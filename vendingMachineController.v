==> flow/design.v <==
module vendingMachineController(
input wire clk,
input wire clr,
input wire [6:0] user_input,
input wire [2:0] BTN,
output reg [7:0] amount_change,
output reg [7:0] product_price,
output reg [3:0] LD
);
reg [3:0] ps, next_state;  
parameter A0 = 4'b0000, A5 = 4'b0001, A10 = 4'b0010, A15 = 4'b0011, 
A20 = 4'b0100, A25 = 4'b0101, A30 = 4'b0110, A35 = 4'b0111;
parameter C0 = 4'b1000, C5 = 4'b1001, C10 = 4'b1010, C15 = 4'b1011, 
C20 = 4'b1100;
parameter n = 7'b0000001, d = 7'b0000010, q = 7'b0000100, 
d1 = 7'b0001000, d2 = 7'b0010000, d3 = 7'b0100000, d4 = 7'b1000000;
reg [6:0] drink;
always @(*)
    begin
        case(ps)
            A0: begin
                if (BTN == n)
                    next_state = A5;
                else if (BTN == d)
                    next_state = A10;
                else if (BTN == q)
                    next_state = A25; 
                else
                    next_state = A0;
            end
            A5: begin
                if (BTN == n)
                    next_state = A10;
                else if (BTN == d)
                    next_state = A15;
                else if (BTN == q)
                    next_state = A30; 
                else
                    next_state = A5;
            end
            A10: begin
                if (BTN == n)
                    next_state = A15;
                else if (BTN == d)
                    next_state = A20;
                else if (BTN == q)
                    next_state = A35; 
                else
                    next_state = A10;
            end
            A15: begin
                if (BTN == n)
                    next_state = A20;
                else if (BTN == d)
                    next_state = A25;
                else if (BTN == q)
                    next_state = A35;
                else if (user_input == d1)
                    next_state = C0; 
                else
                    next_state = A15;
            end
            A20: begin
                if (BTN == n)
                    next_state = A25;
                else if (BTN == d)
                    next_state = A30;
                else if (BTN == q)
                    next_state = A35;
                else if (user_input == d1)
                    next_state = C5;
                else if (user_input == d2)
                    next_state = C0;  
                else
                    next_state = A20;
            end
            A25: begin
                if (BTN == n)
                    next_state = A30;
                else if (BTN == d)
                    next_state = A35;
                else if (BTN == q)
                    next_state = A35;
                else if (user_input == d1)
                    next_state = C10;
                else if (user_input == d2)
                    next_state = C5;
                else if (user_input == d3)
                    next_state = C0;  
                else
                    next_state = A25;
            end
            A30: begin
                if (user_input == d1)
                    next_state = C15;
                else if (user_input == d2)
                    next_state = C10;
                else if (user_input == d3)
                    next_state = C5;
                else if (user_input == d3)
                    next_state = C0;
                else if (user_input == 0)
                    next_state = A30;  
                else  
                    next_state = A35;
            end
            A35: begin
                if (user_input == d1)
                    next_state = C20;
                else if (user_input == d2)
                    next_state = C15;
                else if (user_input == d3)
                    next_state = C10;
                else if (user_input == d3)
                    next_state = C5;
                else  
                    next_state = A35;
            end
            C0:
                next_state = A0;
            C5:
                next_state = A0;
            C10:
                next_state = A0;
            C15:
                next_state = A0;
            C20:
                next_state = A0;
            default next_state <= A0;
        endcase
    end
always @(posedge clk or posedge clr)
    begin
        if (clr == 1)
            ps <= A0;
        else
            ps <= next_state;
    end
always @(posedge clk or posedge clr)
    begin
        if (clr == 1)
            ps <= A0;
        else    
            begin
                drink = user_input - BTN;
                if (drink == d1)
                    product_price = 15;
                else if (drink == d2)
                    product_price = 20;
                else if (drink == d3)
                    product_price = 25;
                else if (drink == d4)
                    product_price = 30;
                else
                    product_price = 0;
                case(ps)
                A0: begin
                    amount_change = 0;
                    LD = 4'b0000;  
                end
                A5:
                    amount_change = 5;
                A10:
                    amount_change = 10;
                A15:
                    amount_change = 15;
                A20:
                    amount_change = 20;
                A25:
                    amount_change = 25;
                A30:
                    amount_change = 30;
                A35:
                    amount_change = 35;
                C0: begin
                    if (drink == d1)
                        LD = 4'b0001;
                    else if (drink == d2)
                        LD = 4'b0010;
                    else if (drink == d3)
                        LD = 4'b0100;
                    else if (drink == d4)
                        LD = 4'b1000;
                    amount_change = 0;
                end
                C5: begin
                    if (drink == d1)
                        LD = 4'b0001;
                    else if (drink == d2)
                        LD = 4'b0010;
                    else if (drink == d3)
                        LD = 4'b0100;
                    else if (drink == d4)
                        LD = 4'b1000;
                    amount_change = 5;
                end
                C10: begin
                    if (drink == d1)
                        LD = 4'b0001;
                    else if (drink == d2)
                        LD = 4'b0010;
                    else if (drink == d3)
                        LD = 4'b0100;
                    amount_change = 10;
                end
                C15: begin
                    if (drink == d1)
                        LD = 4'b0001;
                    else if (drink == d2)
                        LD = 4'b0010;
                    amount_change = 15;
                end
                C20: begin
                    if (drink == d1)
                        LD = 4'b0001;
                    amount_change = 20;
                end
                default amount_change = 0;
                endcase
            end
    end
endmodule
Step by step through the tools: vendingMachineController
The steps from the RTL of vendingMachineController to its reports follow in flow order.
Line numbers count from 1 in the design file above.
{"block": "design", "top": "vendingMachineController", "clk_port": "clk", "library": "sky130hd", "pvt_corner": "tt_025C_1v80"}

Elaborated design
Yosys after proc, flatten, opt, wreduce and memory -nomap, before mapping. Memory bits, and registers merged into a memory's read port (data or address), are not among the register bits. Print and check cells are not counted. Equal cells are merged and count once.
{"block": "classes", "reduce_and_logical": 2, "n_eq": 4, "n_mux": 3, "addsub": 1}
{"block": "ops", "operator": "5-bit 2-to-1 mux", "count": 3}
{"block": "ops", "operator": "7-bit by 3-bit subtractor with 7-bit output", "count": 1}
{"block": "ops", "operator": "7-bit by 4-bit == test with 1-bit output (second input constant)", "count": 1}
{"block": "ops", "operator": "7-bit by 5-bit == test with 1-bit output (second input constant)", "count": 1}
{"block": "ops", "operator": "7-bit by 6-bit == test with 1-bit output (second input constant)", "count": 1}
{"block": "ops", "operator": "7-bit == test (second input constant)", "count": 1}
{"block": "ops", "operator": "3-bit OR reduction", "count": 1}
{"block": "ops", "operator": "2-bit OR reduction", "count": 1}
{"block": "word_totals", "input_bits": 12, "word_cells": 13, "output_inout_bits": 20, "register_bits": 8}

Longest topological paths
Depth = most cells in a row (Yosys ltp): at word level without a register or memory, in the mapped netlist without a sequential cell, where the memories' decode and read muxes count.
{"block": "logic_depth", "word_depth": 5, "ABC_AREA": 0, "depth_mapped": 7, "mapped_depth_nobuf": 7}

Mapped cells and area
The flow's flattened synthesis, as Yosys stat reports it; memories are mapped. The netlist is that of the ABC_AREA named above (0 if unset); the other value can give another one.
{"block": "synth_totals", "yosys_area_mm2": 0.0005568, "cells": 68, "ffs": 5, "n_buf": 18, "sequential_area_mm2": 0.0001501}
{"block": "types", "cell_type": "sky130_fd_sc_hd__edfxtp_1", "count": 5, "type_area_um2": 150.144}
{"block": "types", "cell_type": "sky130_fd_sc_hd__buf_4", "count": 15, "type_area_um2": 112.608}
{"block": "types", "cell_type": "sky130_fd_sc_hd__ha_1", "count": 3, "type_area_um2": 37.536}
{"block": "types", "cell_type": "sky130_fd_sc_hd__o21ai_0", "count": 4, "type_area_um2": 20.019}
{"block": "types", "cell_type": "sky130_fd_sc_hd__inv_1", "count": 5, "type_area_um2": 18.768}
{"block": "types", "cell_type": "sky130_fd_sc_hd__nand2b_1", "count": 3, "type_area_um2": 18.768}
{"block": "types", "cell_type": "sky130_fd_sc_hd__nor2_1", "count": 5, "type_area_um2": 18.768}
{"block": "types", "cell_type": "sky130_fd_sc_hd__xnor2_1", "count": 2, "type_area_um2": 17.517}
{"block": "types", "cell_type": "sky130_fd_sc_hd__a31oi_1", "count": 2, "type_area_um2": 12.512}
{"block": "types", "cell_type": "sky130_fd_sc_hd__a21oi_1", "count": 2, "type_area_um2": 10.01}
{"block": "types", "cell_type": "sky130_fd_sc_hd__nand3_1", "count": 2, "type_area_um2": 10.01}
{"block": "types", "cell_type": "sky130_fd_sc_hd__nor3_1", "count": 2, "type_area_um2": 10.01}
{"block": "types", "cell_type": "sky130_fd_sc_hd__a21oi_2", "count": 1, "type_area_um2": 8.758}
{"block": "types", "cell_type": "sky130_fd_sc_hd__a311oi_1", "count": 1, "type_area_um2": 8.758}
{"block": "types", "cell_type": "sky130_fd_sc_hd__and2_4", "count": 1, "type_area_um2": 8.758}
{"block": "types", "cell_type": "sky130_fd_sc_hd__or2b_2", "count": 1, "type_area_um2": 8.758}
{"block": "types", "cell_type": "sky130_fd_sc_hd__or3b_2", "count": 1, "type_area_um2": 8.758}
{"block": "types", "cell_type": "sky130_fd_sc_hd__xor2_1", "count": 1, "type_area_um2": 8.758}
Not listed: further types 11, cells in them 12.

Timing after synthesis
Source: OpenSTA report_checks on the synthesized netlist (no wires, ideal clock, input and output delay 20% of the period each), path of least setup slack; recovery checks are left aside. Register names are those of the netlist, which keeps one name where synthesis merged equal registers.
{"block": "synth_timing", "path_kind": "input-to-reg", "startpoint": "input port BTN[2]", "endpoint": "register (name not given)", "slack_ns": 0.231, "n_path_buf": 0, "setup_ns": 0.146, "t_first_pin_ns": 0.418, "stages": 7, "input_delay_ns": 0.418, "delay_ns": 1.441, "clock_period_ns": 2.09, "t_arrival_ns": 1.713, "required_ns": 1.944, "period_less_setup_slack_ns": 1.859}
"delay_ns" is the arrival time less input delay plus setup time.
"stages": output pins that drive a net of the path, with the launching flip-flop's if there is one; two outputs of one cell count as two.
"period_less_setup_slack_ns" is the clock period less the worst setup slack; recovery checks do not enter. This is arithmetic on one report: input and output delays are still those of the set period (20% each).
The rows between start and end are the longest chain of elaborated cells between them; the timing report does not say that the signal goes this way. Where chains are equally long, one stands for them.
Each line given opens the expression or statement behind the cell; cells for indexed reads and writes are added by Yosys, which also makes memories of some case tables.
{"block": "synth_via", "path_cell_list": "sky130_fd_sc_hd__inv_1 sky130_fd_sc_hd__ha_1 sky130_fd_sc_hd__nor2_1 sky130_fd_sc_hd__a21oi_2 sky130_fd_sc_hd__and2_4 sky130_fd_sc_hd__or4_1 sky130_fd_sc_hd__a21oi_1", "elab_chain_cells": 5, "cone_cells": 8, "cone_classes": "1 x add/sub; 4 x eq/ne; 3 x mux"}
{"block": "synth_lines", "element": "start, declared", "line": 5, "rtl": "input wire [2:0] BTN,"}
{"block": "synth_lines", "element": "7-bit by 3-bit subtractor with 7-bit output", "line": 145, "rtl": "drink = user_input - BTN;"}
{"block": "synth_lines", "element": "7-bit == test", "line": 152, "rtl": "else if (drink == d4)"}
{"block": "synth_lines", "element": "5-bit 2-to-1 mux", "line": 152}
{"block": "synth_lines", "element": "5-bit 2-to-1 mux", "line": 150, "rtl": "else if (drink == d3)"}
{"block": "synth_lines", "element": "5-bit 2-to-1 mux", "line": 148, "rtl": "else if (drink == d2)"}
{"block": "synth_lines", "element": "end, assigned", "line": 147}
{"block": "synth_lines", "element": "end, assigned", "line": 149}
{"block": "synth_lines", "element": "end, declared", "line": 7}

Appendix: runs

vendingMachineController through Yosys and OpenROAD on sky130hd: 2 stored runs, unordered, with their settings. The constraints put input and output delay at 20% of the set period each and load the outputs with 0.01 pF.

{"run": "entry A", "settings": { "period_ns": 2.78, "CORE_UTILIZATION": 43, "SETUP_SLACK_MARGIN": 0.39, "PLACE_DENSITY_LB_ADDON": 0.16, "CELL_PAD_IN_SITES_GLOBAL_PLACEMENT": 0, "CELL_PAD_IN_SITES_DETAIL_PLACEMENT": 2, "CTS_CLUSTER_DIAMETER": 301, "SLEW_MARGIN": 25, "CAP_MARGIN": 20, "CORE_MARGIN": 2 }, "outcome": "stopped before the end: placement reported DPL-0033"}
{"run": "entry B", "settings": { "period_ns": 2.77, "CORE_UTILIZATION": 64, "HOLD_SLACK_MARGIN": 0.13, "CORE_ASPECT_RATIO": 1.21, "CELL_PAD_IN_SITES_GLOBAL_PLACEMENT": 1, "TNS_END_PERCENT": 95, "CAP_MARGIN": 20, "CORE_MARGIN": 2, "SLEW_MARGIN": 20 }, "outcome": "stopped before the end: floorplanning reported PDN-0185"}
